==> flow/design.v <==
package farm_pkg;
endpackage
module alu(inA, inB, alu_out, ALU_op);
input logic [31:0] inA, inB;
output logic [31:0] alu_out;
input logic [4:0] ALU_op;
always_comb begin
	case(ALU_op)
		5'b00000: alu_out = inA + inB;
		5'b00001: alu_out = inA - inB;
		5'b00010: alu_out = inA | inB;
		5'b00011: alu_out = inA ^ inB;
		5'b00100: alu_out = inA & inB;
		5'b00101: alu_out = inA << inB;
		5'b00110: alu_out = inA >> inB;
		5'b00111: alu_out = inA >>> inB;  
		5'b01000: alu_out = inB;  
		default: alu_out = 0;
	endcase
end
endmodule
 module compute(clk, rst_n, ra, rb, imm, ALU_op, B_sel, rz, rm);
 input clk, rst_n;
 input [31:0] ra, rb, imm;
 input [4:0] ALU_op;
 input B_sel;
 output [31:0] rz, rm;
 reg [31:0] rz, rm;
 wire [31:0] muxB_out;
 wire [31:0] alu_out;
 assign muxB_out = B_sel? imm: rb;
alu farm_alu (
	.inA(ra), 
	.inB(muxB_out),
	.alu_out(alu_out), 
	.ALU_op(ALU_op)
); 
 always_ff @(posedge clk) begin
	 if (rst_n == 0)begin
		 rz = 32'd0;
		 rm = 32'd0;
	 end
	 else begin
		 rz <= #(3) alu_out;
		 rm <= #(3) rb;
	 end
 end
 endmodule
# Reports on compute
# The steps from the RTL of compute to its reports follow in flow order.
# Line numbers count from 1 in the design file above.
# Operators carry their Yosys type and port widths (W data, S select, Z words).
# Library cell names are shortened.
# A cell with - has no value.
# inputs
design	compute
clock_port	clk
lib	sky130hd
pvt_corner	tt_025C_1v80

# Word-level counts
# Yosys after proc, flatten, opt, wreduce and memory -nomap, before mapping. Enables and synchronous resets that opt folds into registers are not counted as muxes. Memory bits, and registers merged into a memory's read port (data or address), are not among the register bits. Print and check cells are not counted. Equal cells are merged and count once.
# bits
clocked_rd_ports_x_width	0
latchBits	0
in_bits	104
output_inout_bits	64
rom_bits	0
wordCells	21
memories	0
regBits	64
ram_bits	0
# op_classes
n_mul	0
n_cmp	0
reduce_and_logical	1
div	0
n_shift	3
mux	2
equal	8
n_logic	3
n_addsub	2
# op_table
op	n
$pmux W32 S9	1
$add A32 B32 Y32	1
$sub A32 B32 Y32	1
$and A32 B32 Y32	1
$or A32 B32 Y32	1
$xor A32 B32 Y32	1
$shl A32 B32 Y32	1
$shr A32 B32 Y32	1
$sshr A32 B32 Y32	1
$mux W32	1
$eq A5 B3 Y1 const B	4
$eq A5 B2 Y1 const B	2
$eq A5 B1 Y1 const B	1
$eq A5 B4 Y1 const B	1
$logic_not A5 Y1	1

# Longest topological paths
# Longest topological path by Yosys (ltp), each cell counted once; first at word level (registers and memories cut), then after technology mapping (sequential cells cut; the memories' decode and read muxes count).
# logic_depth
ltp_word	3
ABC_AREA	0
mapped_depth	23
depth_no_buf	18

# Synthesis result
# Source: synth_stat.txt of the flow (Yosys; design flattened, memories mapped). It holds for the ABC_AREA given above (unset counts as 0); a run with the other value may have another netlist.
# Totals and module areas in this step are rounded.
# types
type	n	area_total_um2
dfxtp_1	64	1.28E+03
ha_1	97	1.21E+03
mux2i_1	102	1.02E+03
nand2_1	158	593.069
mux4_2	24	540.518
o21ai_0	108	540.518
a21oi_1	106	530.509
nor2_1	113	424.157
xnor2_1	44	385.37
inv_1	68	255.245
and2_1	39	243.984
clkbuf_1	52	195.187
a211oi_1	24	180.173
a222oi_1	17	170.163
a31oi_1	27	168.912
o211ai_1	19	142.637
nor3_1	26	130.125
buf_2	25	125.12
# Other cell types: 62; their cells: 263.
# mapped
buf_cells	97
area_um2	10200
flip_flops	64
cell_count	1376
seq_area_um2	1280
# The figures by module come from a second, unflattened synthesis with its own total; it is not the netlist above.
# unflattened
cells_unflattened	1359
area_unflattened_um2	10300
# Each row is one instance without its submodules.
# by_module
mod	mod_area_um2	n_inst	n_cells	seq_area_um2
alu	8040	1	1189	0.0
compute	2250	1	170	1280

# Timing after synthesis
# Path of least setup slack by OpenSTA after synthesis, without wires, with an ideal clock, recovery checks aside; 20% of the period is set as input and as output delay. Where synthesis merged equal registers, the netlist keeps one of their names.
# synth_path
kind	in2reg
startpoint	input B_sel
endpoint	register rz[29]
t_required_ps	7989
delay_ps	4705
setup_slack_ps	1751
n_path_buf	5
stages	23
arrival_ps	6238
setup_time_ps	81
input_delay_ps	1614
launch_ps	1614
period_ps	8070
period_less_setup_slack_ps	6319
# "delay_ps" is the arrival time less input delay plus setup time.
# "stages" counts driving pins, that of a launching flip-flop among them; a cell with two outputs on the path counts twice.
# "period_less_setup_slack_ps" = period - worst setup slack (recovery checks aside). The figure is calculated, with input and output delays left at 20% of the set period.
# The rows between start and end are the longest chain of elaborated cells between them; the timing report does not say that the signal goes this way. Where chains are equally long, one stands for them.
# Each line given opens the expression or statement behind the cell; cells for indexed reads and writes are added by Yosys, which also makes memories of some case tables.
# synth_between
cell_sequence	buf_6 > buf_6 > mux2i_2 > buf_4 > buf_4 > buf_2 > ha_1 > nand4_1 > or3_1 > o21bai_1 > nor2_1 > a31oi_1 > xnor2_1 > ha_1 > nand4_1 > a2111oi_0 > o41ai_1 > nand3b_1 > o221ai_1 > a21oi_1 > a31oi_1 > or4_1 > o211ai_1
elab_chain_len	3
cone_cells	10
cone_lines	10
classes_between	2 x add/sub; 3 x shift; 2 x mux; 3 x logic
# synth_lines
item	line_no	text
start: declaration	26	input B_sel;
$mux W32	31	assign muxB_out = B_sel? imm: rb;
$sub A32 B32 Y32	10	5'b00001: alu_out = inA - inB;
$pmux W32 S9	8	case(ALU_op)
end: assignment	40	rz = 32'd0;
end: assignment	44	rz <= #(3) alu_out;
end: declaration	27	output [31:0] rz, rm;

# Worst path after layout
# From the final timing report of flow run 1: the path of least setup slack in the routed layout; clock arrival at registers is part of the times.
# The report prints the path's times to 10 ps; the period is as set.
# layout_path
kind	in2reg
startpoint	input B_sel
endpoint	register rz[28]
input_delay_ps	1090
arrival_ps	4940
period_ps	5440
stages	19
t_required_ps	5650
n_path_buf	4
setup_time_ps	130
launch_ps	1090
setup_slack_ps	710
# The rows between start and end are the longest chain of elaborated cells between them; the timing report does not say that the signal goes this way. Where chains are equally long, one stands for them.
# layout_between
cell_sequence	buf_16 > buf_4 > nor4_2 > a21o_1 > nand3_2 > o21ai_4 > buf_4 > nand2_1 > xnor2_1 > ha_2 > nand4_1 > or2_4 > o22a_1 > o211ai_1 > a41oi_2 > buf_4 > o21bai_1 > xnor2_1 > o21ai_0
elab_chain_len	3
cone_cells	10
cone_lines	10
classes_between	2 x add/sub; 3 x shift; 2 x mux; 3 x logic
# layout_lines
item	line_no	text
start: declaration	26	input B_sel;
$mux W32	31	assign muxB_out = B_sel? imm: rb;
$sub A32 B32 Y32	10	5'b00001: alu_out = inA - inB;
$pmux W32 S9	8	case(ALU_op)
end: assignment	40	rz = 32'd0;
end: assignment	44	rz <= #(3) alu_out;
end: declaration	27	output [31:0] rz, rm;

Wiki page: compute / flow data

Module compute, platform sky130hd: 2 stored runs of the flow (Yosys, OpenROAD) with differing settings, in no particular order. Input and output delays are each 20% of the period that was set; the output load is 0.01 pF.
"achieved_clock_period_ps" = clock period - worst setup slack. The figure is calculated, with input and output delays left at 20% of the set period.
Values from the reports are rounded here.

Flow run 1, flow files:
==> flow/run.sh <==
#!/bin/bash
# the make line also repeats the synthesis and layout settings of config.mk as NAME=value (left out here)
make -C /OpenROAD-flow-scripts/flow DESIGN_CONFIG=/design/flow/config.mk WORK_HOME=/design/flow/orfs CLKGATE_MAP_FILE= finish
==> flow/config.mk <==
export PLATFORM = sky130hd
export DESIGN_NAME = compute
export DESIGN_NICKNAME = compute
export VERILOG_FILES = /design/flow/design.v
export SDC_FILE = /design/flow/constraint.sdc
export NUM_CORES = 4
export LEC_CHECK = 0
export CAP_MARGIN = 20
export CORE_MARGIN = 2
export CORE_UTILIZATION = 43
export CTS_CLUSTER_DIAMETER = 269
export CTS_CLUSTER_SIZE = 78
export PLACE_DENSITY = 0.5
export SETUP_SLACK_MARGIN = 0.6
export SLEW_MARGIN = 35
export TNS_END_PERCENT = 90
==> flow/constraint.sdc <==
create_clock -name core_clock -period 5.44 [get_ports {clk}]
set_input_delay 1.0880 -clock core_clock [delete_from_list [all_inputs] [get_ports {clk}]]
set_output_delay 1.0880 -clock core_clock [all_outputs]
set_load 0.01 [all_outputs]

==> results of flow run 1, as CSV <==
result,value
achieved_clock_period_ps,4726
synthArea_um2,10200
worstSetupSlack_ps,714
total_die_area_um2,24900
finish.utilization_pct,57.7

Flow run 2, flow files:
==> flow/run.sh <==
#!/bin/bash
# the make line also repeats the synthesis and layout settings of config.mk as NAME=value (left out here)
make -C /OpenROAD-flow-scripts/flow DESIGN_CONFIG=/design/flow/config.mk WORK_HOME=/design/flow/orfs CLKGATE_MAP_FILE= finish
==> flow/config.mk <==
export PLATFORM = sky130hd
export DESIGN_NAME = compute
export DESIGN_NICKNAME = compute
export VERILOG_FILES = /design/flow/design.v
export SDC_FILE = /design/flow/constraint.sdc
export NUM_CORES = 4
export LEC_CHECK = 0
export ABC_AREA = 1
export CAP_MARGIN = 20
export CELL_PAD_IN_SITES_DETAIL_PLACEMENT = 0
export CORE_MARGIN = 7
export CORE_UTILIZATION = 17
export GPL_ROUTABILITY_DRIVEN = 1
export PLACE_DENSITY_LB_ADDON = 0.02
export SETUP_SLACK_MARGIN = 1.38
export SLEW_MARGIN = 5
==> flow/constraint.sdc <==
create_clock -name core_clock -period 6.92 [get_ports {clk}]
set_input_delay 1.3840 -clock core_clock [delete_from_list [all_inputs] [get_ports {clk}]]
set_output_delay 1.3840 -clock core_clock [all_outputs]
set_load 0.01 [all_outputs]

==> results of flow run 2, as CSV <==
result,value
synthArea_um2,10700
worstSetupSlack_ps,1580
total_die_area_um2,70300
finish.utilization_pct,22.1
achieved_clock_period_ps,5344
