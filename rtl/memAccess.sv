==> flow/design.v <==
package farm_pkg;
endpackage
module memAccess(
	input logic clk,
	input logic rst_n,
	input logic [31:0] rz,
	input logic [31:0] rm,
	input logic [1:0] Y_sel,
	input logic [31:0] mem_data,
	input logic [31:0] ret_ad,
	output logic [31:0] mem_adr,
	output logic[31:0] ry
);
logic [31:0] muxY_out;
assign mem_adr = rm;
muxMto1 #(32, 4, 2) muxY(.D ({32'd0 ,ret_ad, mem_data, rz}),
	                     .SEL(Y_sel),
						 .Z(muxY_out));
always_ff @(posedge clk) begin
	if (rst_n == 0) ry <= #(3) 0;
	else            ry <= #(3) muxY_out;
end
endmodule
 module muxMto1 (Z, SEL, D);
 parameter N = 8;   
 parameter M = 4;   
 parameter S = 2;   
 parameter W = M * N;
 input [W-1:0] D;
 input [S-1:0] SEL;
 output [N-1:0] Z;
 reg[N-1:0] tmp, Z;
 integer i;
 always @(SEL or D) begin
	 for (i = 0; i < N; i = i + 1)
		 tmp[i] = D[N*SEL + i];
	 Z = tmp;
 end
 endmodule
### Reports on memAccess

Tool output for the design above, in the order of the flow.
Line numbers count from 1 in the design file above.
Not given: --

| set-up | value |
|---|---|
| design top | memAccess |
| clock | clk |
| cell library | sky130hd |
| library corner | tt_025C_1v80 |

### Word-level counts

Source: Yosys, flattened and elaborated, memories not mapped. Widths are those after wreduce; folded enables and synchronous resets count as part of the registers. Registers that Yosys merges into a memory's read port (data or address) are not register bits. Print and check cells do not count. Equal cells are merged and count once.

| storage and ports | value |
|---|---|
| register bits | 32 |
| output and inout port bits | 64 |
| bits of input ports | 132 |

| cells by class | value |
|---|---|
| shift-type cells | 32 |
| $add $sub $neg | 31 |

Operators with widths:

| operator | number |
|---|---|
| 128-bit by 32-bit variable part select with 1-bit output | 31 |
| 128-bit by 8-bit variable part select with 1-bit output | 1 |
| 7-bit by 5-bit adder with 8-bit output with constant B | 16 |
| 7-bit by 4-bit adder with 8-bit output with constant B | 8 |
| 7-bit by 3-bit adder with 8-bit output with constant B | 4 |
| 7-bit by 2-bit adder with 8-bit output with constant B | 2 |
| 7-bit by 1-bit adder with 8-bit output with constant B | 1 |

### Logic depth

Depth = most cells in a row (Yosys ltp): at word level without a register or memory, in the mapped netlist without a sequential cell, where the memories' decode and read muxes count.

| depth | value |
|---|---|
| word-level depth | 2 |
| ABC_AREA | 0 |
| gate-level depth with buffers | 5 |
| gate-level depth less buffers | 3 |

### Mapped cells and area

Yosys stat after the flow's synthesis: flattened, memories mapped to cells. It holds for the ABC_AREA given above (unset counts as 0); a run with the other value may have another netlist.

Cells by type:

| cell | number | area in all (sq um) |
|---|---|---|
| sky130_fd_sc_hd__dfxtp_1 | 32 | 640.614 |
| sky130_fd_sc_hd__mux2i_1 | 32 | 320.307 |
| sky130_fd_sc_hd__buf_4 | 33 | 247.738 |
| sky130_fd_sc_hd__nand3b_1 | 32 | 240.23 |
| sky130_fd_sc_hd__and2_1 | 32 | 200.192 |
| sky130_fd_sc_hd__o21ai_1 | 28 | 140.134 |
| sky130_fd_sc_hd__buf_12 | 3 | 60.058 |
| sky130_fd_sc_hd__buf_2 | 9 | 45.043 |
| sky130_fd_sc_hd__o21ai_0 | 4 | 20.019 |
| sky130_fd_sc_hd__buf_6 | 1 | 11.261 |
| sky130_fd_sc_hd__clkbuf_1 | 3 | 11.261 |

| synthesis totals | value |
|---|---|
| standard cells after synthesis | 209 |
| mapped flip-flops | 32 |
| synthesis area | 1936.9 sq um |
| buffers | 49 |

The figures by module come from a second, unflattened synthesis with its own total; it is not the netlist above.

| unflattened totals | value |
|---|---|
| cells (unflattened synthesis) | 139 |
| area total of the unflattened synthesis | 1954.4 sq um |

Rows give one instance, submodules left out.

Modules:

| module | sequential area (sq um) | instances | area (sq um) | cells |
|---|---|---|---|---|
| memAccess | 640.6 | 1 | 1139.8 | 100 |
| muxMto1 | 0.0 | 1 | 814.5 | 39 |

### Worst setup path after synthesis

Source: OpenSTA report_checks on the synthesized netlist (no wires, ideal clock, input and output delay 20% of the period each), path of least setup slack; recovery checks are left aside. Register names are those of the netlist, which keeps one name where synthesis merged equal registers.

| timing path post-synthesis | value |
|---|---|
| path kind | input to register |
| start | input port Y_sel[0] |
| end | register ry[11] |
| setup slack | 0.241 ns |
| arrival | 0.904 ns |
| path delay | 0.767 ns |
| stages | 5 |
| external input delay | 0.252 ns |
| setup time | 0.115 ns |
| required time | 1.145 ns |
| clock period | 1.26 ns |
| synthesis period reached | 1.019 ns |

"path delay" = arrival - input delay + setup time.
"stages" counts driving pins, that of a launching flip-flop among them; a cell with two outputs on the path counts twice.
"synthesis period reached" = period - worst setup slack (recovery checks aside). The figure is calculated, with input and output delays left at 20% of the set period.
The rows between start and end are the longest chain of elaborated cells between them; the timing report does not say that the signal goes this way. Where chains are equally long, one stands for them.
A line is the first line of the expression or statement that the cell stems from. Yosys adds cells for indexed reads and writes and turns some case tables into memories.

| on the way, post-synthesis | value |
|---|---|
| cells stage by stage | sky130_fd_sc_hd__buf_6 > sky130_fd_sc_hd__buf_12 > sky130_fd_sc_hd__mux2i_1 > sky130_fd_sc_hd__o21ai_1 > sky130_fd_sc_hd__and2_1 |
| cells in the longest elaborated chain | 2 |
| elaborated cells between the ends (all ways) | 2 |
| source lines of those cells | 1 |

Ends and longest elaborated chain, post-synthesis:

| item | line | text |
|---|---|---|
| start: declaration | 8 | `input logic [1:0] Y_sel,` |
| 7-bit by 4-bit adder with 8-bit output | 36 | `tmp[i] = D[N*SEL + i];` |
| 128-bit by 32-bit variable part select with 1-bit output | 36 |  |
| end: assignment | 20 | `if (rst_n == 0) ry <= #(3) 0;` |
| end: assignment | 21 | `else ry <= #(3) muxY_out;` |
| end: declaration | 12 | `output logic[31:0] ry` |

### Worst path after layout

Path of least setup slack in the final report of entry A (OpenROAD, finished layout, wires in). Where an end is a register, its clock arrival counts in the times.

| timing path after layout | value |
|---|---|
| path kind | register to output |
| start | register ry[19] |
| end | output port ry[19] |
| stages | 2 |
| arrival | 0.75 ns |
| clock period | 1.06 ns |
| setup slack | 0.10 ns |
| required time | 0.85 ns |

| on the way, after layout | value |
|---|---|
| cells stage by stage | sky130_fd_sc_hd__dfxtp_1 > sky130_fd_sc_hd__buf_2 |
| cells in the longest elaborated chain | 0 |
| elaborated cells between the ends (all ways) | 0 |
| source lines of those cells | 0 |

Ends and longest elaborated chain, after layout:

| item | line | text |
|---|---|---|
| start: declaration | 12 | `output logic[31:0] ry` |
| start: assignment | 20 | `if (rst_n == 0) ry <= #(3) 0;` |
| start: assignment | 21 | `else ry <= #(3) muxY_out;` |
| end: declaration | 12 |  |

Subject: flow runs of memAccess

Hi,

Top module memAccess; platform sky130hd; tools Yosys and OpenROAD; 2 stored runs in no particular order. Input and output delays are each 20% of the period that was set; the output load is 0.01 pF.
"achieved period": clock period set for the run, less the worst setup slack. It is reckoned from that one timing run; input and output delays stay at 20% of the period that was set.
"time used up by the worst setup path" is the time allowed to the run's worst setup path (the clock period less input and output delay, where it has them) less its slack. Clock arrival times count: a late capture clock shortens it, a late launch clock lengthens it.
By "power consumption" is meant OpenSTA's value without simulated activity: inputs other than the clock are taken to toggle once in ten clock periods, and the tool carries that through the logic.

#### Entry A

| setting | value |
|---|---|
| period_ns | `1.06` |
| CORE_UTILIZATION | `41` |
| SETUP_SLACK_MARGIN | `0.28` |
| PLACE_DENSITY_LB_ADDON | `0.22` |
| CORE_MARGIN | `2` |
| GPL_TIMING_DRIVEN | `0` |
| GPL_ROUTABILITY_DRIVEN | `0` |
| CTS_CLUSTER_SIZE | `87` |
| CTS_CLUSTER_DIAMETER | `347` |
| SLEW_MARGIN | `0` |
| MIN_ROUTING_LAYER | `met1` |
| CAP_MARGIN | `20` |

| result | value |
|---|---|
| worst hold slack in the final report | 0.300 ns |
| final design utilization | 81.9 % |
| time used up by the worst setup path | 0.75 ns |
| critical path type | register to output |
| area of the die | 5289.6 sq um |
| standard-cell area after layout | 3791.1 sq um |
| achieved period | 0.959 ns |
| worst slack on setup checks | 0.101 ns |
| sum of negative setup slack | 0.000 ns |
| power consumption | 3394 uW |
| area of the synthesized netlist | 1936.9 sq um |

#### Entry B

| setting | value |
|---|---|
| period_ns | `0.836` |
| CORE_UTILIZATION | `27` |
| SETUP_SLACK_MARGIN | `0.09` |
| PLACE_DENSITY_LB_ADDON | `0.13` |
| CORE_MARGIN | `8` |
| TNS_END_PERCENT | `45` |
| ABC_AREA | `0` |
| GPL_TIMING_DRIVEN | `0` |
| MAX_ROUTING_LAYER | `met5` |
| CAP_MARGIN | `20` |
| SLEW_MARGIN | `20` |

| result | value |
|---|---|
| final design utilization | 53.3 % |
| time used up by the worst setup path | 0.72 ns |
| critical path type | register to output |
| worst slack on setup checks | -0.054 ns |
| achieved period | 0.890 ns |
| sum of negative setup slack | -1.141 ns |
| power consumption | 4297 uW |
| area of the synthesized netlist | 1936.9 sq um |
| worst hold slack in the final report | 0.282 ns |
| standard-cell area after layout | 3783.6 sq um |
| area of the die | 10139.5 sq um |

Regards
