==> flow/design.v <==
package farm_pkg;
endpackage
 module ins_ad_gen(
     input clk,
	 input rst_n,
	 input PC_sel,
	 input PC_en,
	 input INC_sel,
	 input [31:0] ra,
	 input [31:0] branch_offset,
	 output [31:0] ret_ad,
     output [31:0] ins_ad);
 reg [31:0] PC;
 reg [31:0] PC_temp;
 wire [31:0] muxPC_out;
 wire [31:0] muxInc_out;
 wire [31:0] add_out;
 assign ret_ad = PC_temp;
 assign ins_ad = PC;
 assign muxPC_out = PC_sel ? add_out[31:0]:ra[31:0];
 assign muxInc_out = INC_sel? branch_offset[31:0]:32'd4;  
 assign add_out = muxInc_out + PC;
 always@(posedge clk) begin
	 if (rst_n == 0)begin
		 PC <=#(3) 0;
	 end
	 else if (PC_en) begin
		 PC <=#(3) muxPC_out;
	 end
 end
always @(posedge clk)
	PC_temp <=#(3) PC;
 endmodule
 module ins_fetch(
	 input clk,
	 input rst_n,
	 input PC_sel,
	 input PC_en,
	 input INC_sel,
	 input IR_en,
	 input [31:0] ra,
	 input [31:0] ins_mem,
	 input [31:0] branch_offset,
	 output [31:0] ins_ad,
	 output [31:0] ins,
     output [31:0] ret_ad);
 reg [31:0] IR;
 assign ins = IR;
 ins_ad_gen iag (
     .clk(clk),
	 .rst_n(rst_n),
	 .PC_sel(PC_sel),
	 .PC_en(PC_en),
	 .INC_sel(INC_sel),
	 .ra(ra),
	 .branch_offset(branch_offset),
	 .ins_ad(ins_ad),
	 .ret_ad(ret_ad)
 );  
 always @(posedge clk)
	 if (rst_n == 0)
		 IR <=#(3) 0;
	 else if (IR_en)
   		IR <=#(3) ins_mem;
 endmodule
== Step by step through the tools: ins_fetch ==
The steps from the RTL of ins_fetch to its reports follow in flow order.
Line numbers count from 1 in the design file above.
Operators: Yosys type, input widths -> output width; for muxes data width and select width s.
Library cell names are shortened.
A cell with n/a has no value.

* Top: ins_fetch
* Clock port: clk
* Standard-cell library: sky130hd
* Corner: tt_025C_1v80

== Word level ==
Source: Yosys, flattened and elaborated, memories not mapped. Widths are those after wreduce; folded enables and synchronous resets count as part of the registers. Registers that Yosys merges into a memory's read port (data or address) are not register bits. Print and check cells do not count. Equal cells are merged and count once.

* Register bits: 96
* Output and inout port bits: 96

* $add $sub $neg: 1
* Mux-type cells: 2

{| class="wikitable"
|+ Operators by type and width
! operator !! number
|-
| $mux 32 || 2
|-
| $add 32x32->32 || 1
|}

== Longest topological paths ==
Yosys ltp: most cells in a row. Word level: on the elaborated netlist, between registers, memories and ports. Mapped: between sequential cells and ports; inverters and the memories' decode and read muxes count.

* Depth after elaboration: 3
* ABC_AREA: 0
* Gate-level depth with buffers: 13
* Mapped depth without buffers: 12

== Netlist ==
Source: synth_stat.txt of the flow (Yosys; design flattened, memories mapped). It holds for the ABC_AREA given above (unset counts as 0); a run with the other value may have another netlist.
The area totals of this step are shown rounded.

* Mapped cells: 561
* Cell area after synthesis: 5030 sq um
* Flip-flops: 96
* Buffer cells: 29

{| class="wikitable"
|+ Cell types
! type !! number
|-
| dfxtp_1 || 96
|-
| mux2i_1 || 51
|-
| ha_1 || 31
|-
| a21oi_1 || 47
|-
| nor2_1 || 62
|-
| and2_1 || 34
|-
| o21ai_0 || 33
|-
| xnor2_1 || 17
|-
| nand2_1 || 34
|-
| a21o_1 || 14
|-
| clkbuf_1 || 23
|-
| xor2_1 || 9
|-
| a211oi_1 || 10
|-
| o221ai_1 || 4
|-
| o21ai_4 || 2
|-
| nand4_1 || 5
|-
| nand3_1 || 6
|-
| a22o_1 || 3
|}

Not listed: further types 42, cells in them 80.
The figures by module come from a second, unflattened synthesis with its own total; it is not the netlist above.

* Cell total of the unflattened synthesis: 576
* Area total of the unflattened synthesis: 5280 sq um

Each row is one instance without its submodules.

{| class="wikitable"
|+ Modules
! module !! instances !! cells !! area (sq um) !! seq. area (sq um)
|-
| ins_ad_gen || 1 || 473 || 4030 || 1280
|-
| ins_fetch || 1 || 103 || 1240 || 641
|}

== Timing after synthesis ==
OpenSTA on the mapped netlist: ideal clock, no wires. The path of least setup slack (recovery checks aside). Input and output delay are each 20% of the period. Register names are those of the netlist, which keeps one name where synthesis merged equal registers.

* Path type: input-to-reg
* Start: in INC_sel
* End: reg iag.PC[28]
* Clock period: 3.4 ns
* Input delay: 0.680 ns
* Setup time: 0.086 ns
* Data arrival time: 3.311 ns
* Data required time: 3.314 ns
* Path slack: 0.002 ns
* Delay of the path: 2.717 ns
* Stages on the path: 13
* Period reached after synthesis: 3.398 ns

"delay of the path" is the arrival time less input delay plus setup time.
"stages on the path" counts driving pins, that of a launching flip-flop among them; a cell with two outputs on the path counts twice.
"period reached after synthesis" = period - worst setup slack (recovery checks aside). The figure is calculated, with input and output delays left at 20% of the set period.
Between the ends stands the longest chain of elaborated cells between them, by number of cells; it is not shown to be the way that was timed. Of several equally long chains one is given.
Each line given opens the expression or statement behind the cell; cells for indexed reads and writes are added by Yosys, which also makes memories of some case tables.

* Cell sequence: clkbuf_1 -> and2_1 -> ha_1 -> fa_1 -> a21oi_1 -> nor2b_1 -> a311oi_2 -> o211ai_4 -> o21ai_4 -> o21ai_4 -> a41oi_2 -> mux2_4 -> a221oi_2
* Length of the longest elaborated chain: 3
* Elaborated cells on any way between the ends: 3
* RTL lines with such cells: 3
* Those cells by class: 1 x add/sub; 2 x mux

{| class="wikitable"
|+ Ends and longest elaborated chain, after synthesis
! item !! line !! text
|-
| start, declared || 39 || <nowiki>input INC_sel,</nowiki>
|-
| $mux 32 || 21 || <nowiki>assign muxInc_out = INC_sel? branch_offset[31:0]:32'd4;</nowiki>
|-
| $add 32x32->32 || 22 || <nowiki>assign add_out = muxInc_out + PC;</nowiki>
|-
| $mux 32 || 20 || <nowiki>assign muxPC_out = PC_sel ? add_out[31:0]:ra[31:0];</nowiki>
|-
| end, assigned || 25 || <nowiki>PC <=#(3) 0;</nowiki>
|-
| end, assigned || 28 || <nowiki>PC <=#(3) muxPC_out;</nowiki>
|-
| end, declared || 13 || <nowiki>reg [31:0] PC;</nowiki>
|}

== Worst path after layout ==
Path of least setup slack in the final report of flow run A (OpenROAD, finished layout, wires in). Where an end is a register, its clock arrival counts in the times.

* Path type: input-to-reg
* Start: in INC_sel
* End: reg iag.PC[28]
* Clock period: 6.28 ns
* Input delay: 1.26 ns
* Setup time: 0.08 ns
* Data arrival time: 4.68 ns
* Data required time: 6.54 ns
* Path slack: 1.86 ns
* Stages on the path: 14

Between the ends stands the longest chain of elaborated cells between them, by number of cells; it is not shown to be the way that was timed. Of several equally long chains one is given.

* Cell sequence: clkdlybuf4s50_1 -> buf_4 -> and2_1 -> ha_1 -> fa_1 -> a21oi_1 -> nor2b_1 -> a311oi_2 -> o211ai_4 -> o21ai_4 -> o21ai_4 -> a41oi_2 -> mux2_4 -> a221oi_2
* Length of the longest elaborated chain: 3
* Elaborated cells on any way between the ends: 3
* RTL lines with such cells: 3
* Those cells by class: 1 x add/sub; 2 x mux

{| class="wikitable"
|+ Ends and longest elaborated chain, after layout
! item !! line !! text
|-
| start, declared || 39 || <nowiki>input INC_sel,</nowiki>
|-
| $mux 32 || 21 || <nowiki>assign muxInc_out = INC_sel? branch_offset[31:0]:32'd4;</nowiki>
|-
| $add 32x32->32 || 22 || <nowiki>assign add_out = muxInc_out + PC;</nowiki>
|-
| $mux 32 || 20 || <nowiki>assign muxPC_out = PC_sel ? add_out[31:0]:ra[31:0];</nowiki>
|-
| end, assigned || 25 || <nowiki>PC <=#(3) 0;</nowiki>
|-
| end, assigned || 28 || <nowiki>PC <=#(3) muxPC_out;</nowiki>
|-
| end, declared || 13 || <nowiki>reg [31:0] PC;</nowiki>
|}

Memo
Re: implementation data of ins_fetch

Stored flow runs of ins_fetch (2 of them; Yosys, OpenROAD, sky130hd). They differ in their settings and are not a sequence. Constraints: input delay and output delay 20% of the set period each, output load 0.01 pF.
By "clock period achieved" is meant the clock period of the run minus its worst setup slack. This is arithmetic on one report: input and output delays are still those of the set period (20% each).
"worst path time": the worst setup path's part of the clock period (all of it between registers, 20% less for each end at a port) less its slack. A launch clock that arrives late makes it longer, a capture clock that arrives late makes it shorter.
Measured values are rounded.

=== Flow run A ===
{| class="wikitable"
! Setting !! Value
|-
| period_ns || 6.28
|-
| CAP_MARGIN || 20
|-
| CORE_MARGIN || 2
|-
| CORE_UTILIZATION || 40
|-
| SLEW_MARGIN || 20
|-
! Result !! Value
|-
| Worst setup slack after layout || 1.86 ns
|-
| Clock period achieved || 4.419 ns
|-
| Total negative slack || 0.000 ns
|-
| Standard-cell area after routing || 7430 sq um
|-
| Die outline area || 13500 sq um
|-
| Netlist area reported by Yosys || 5030 sq um
|-
| Worst path time || 3.16 ns
|-
| Critical path kind || input-to-reg
|}

=== Flow run B ===
{| class="wikitable"
! Setting !! Value
|-
| period_ns || 3.17
|-
| CORE_UTILIZATION || 48
|-
| SETUP_SLACK_MARGIN || -0.17
|-
| CORE_ASPECT_RATIO || 1.19
|-
| CORE_MARGIN || 5
|-
| CELL_PAD_IN_SITES_GLOBAL_PLACEMENT || 1
|-
| GPL_TIMING_DRIVEN || 0
|-
| CTS_CLUSTER_DIAMETER || 133
|-
| MAX_ROUTING_LAYER || met4
|-
| CAP_MARGIN || 20
|-
| SLEW_MARGIN || 20
|-
! Result !! Value
|-
| Worst path time || 2.60 ns
|-
| Critical path kind || input-to-reg
|-
| Clock period achieved || 3.238 ns
|-
| Worst setup slack after layout || -0.068 ns
|-
| Standard-cell area after routing || 7550 sq um
|-
| Netlist area reported by Yosys || 5030 sq um
|-
| Total negative slack || -0.077 ns
|-
| Die outline area || 12600 sq um
|}
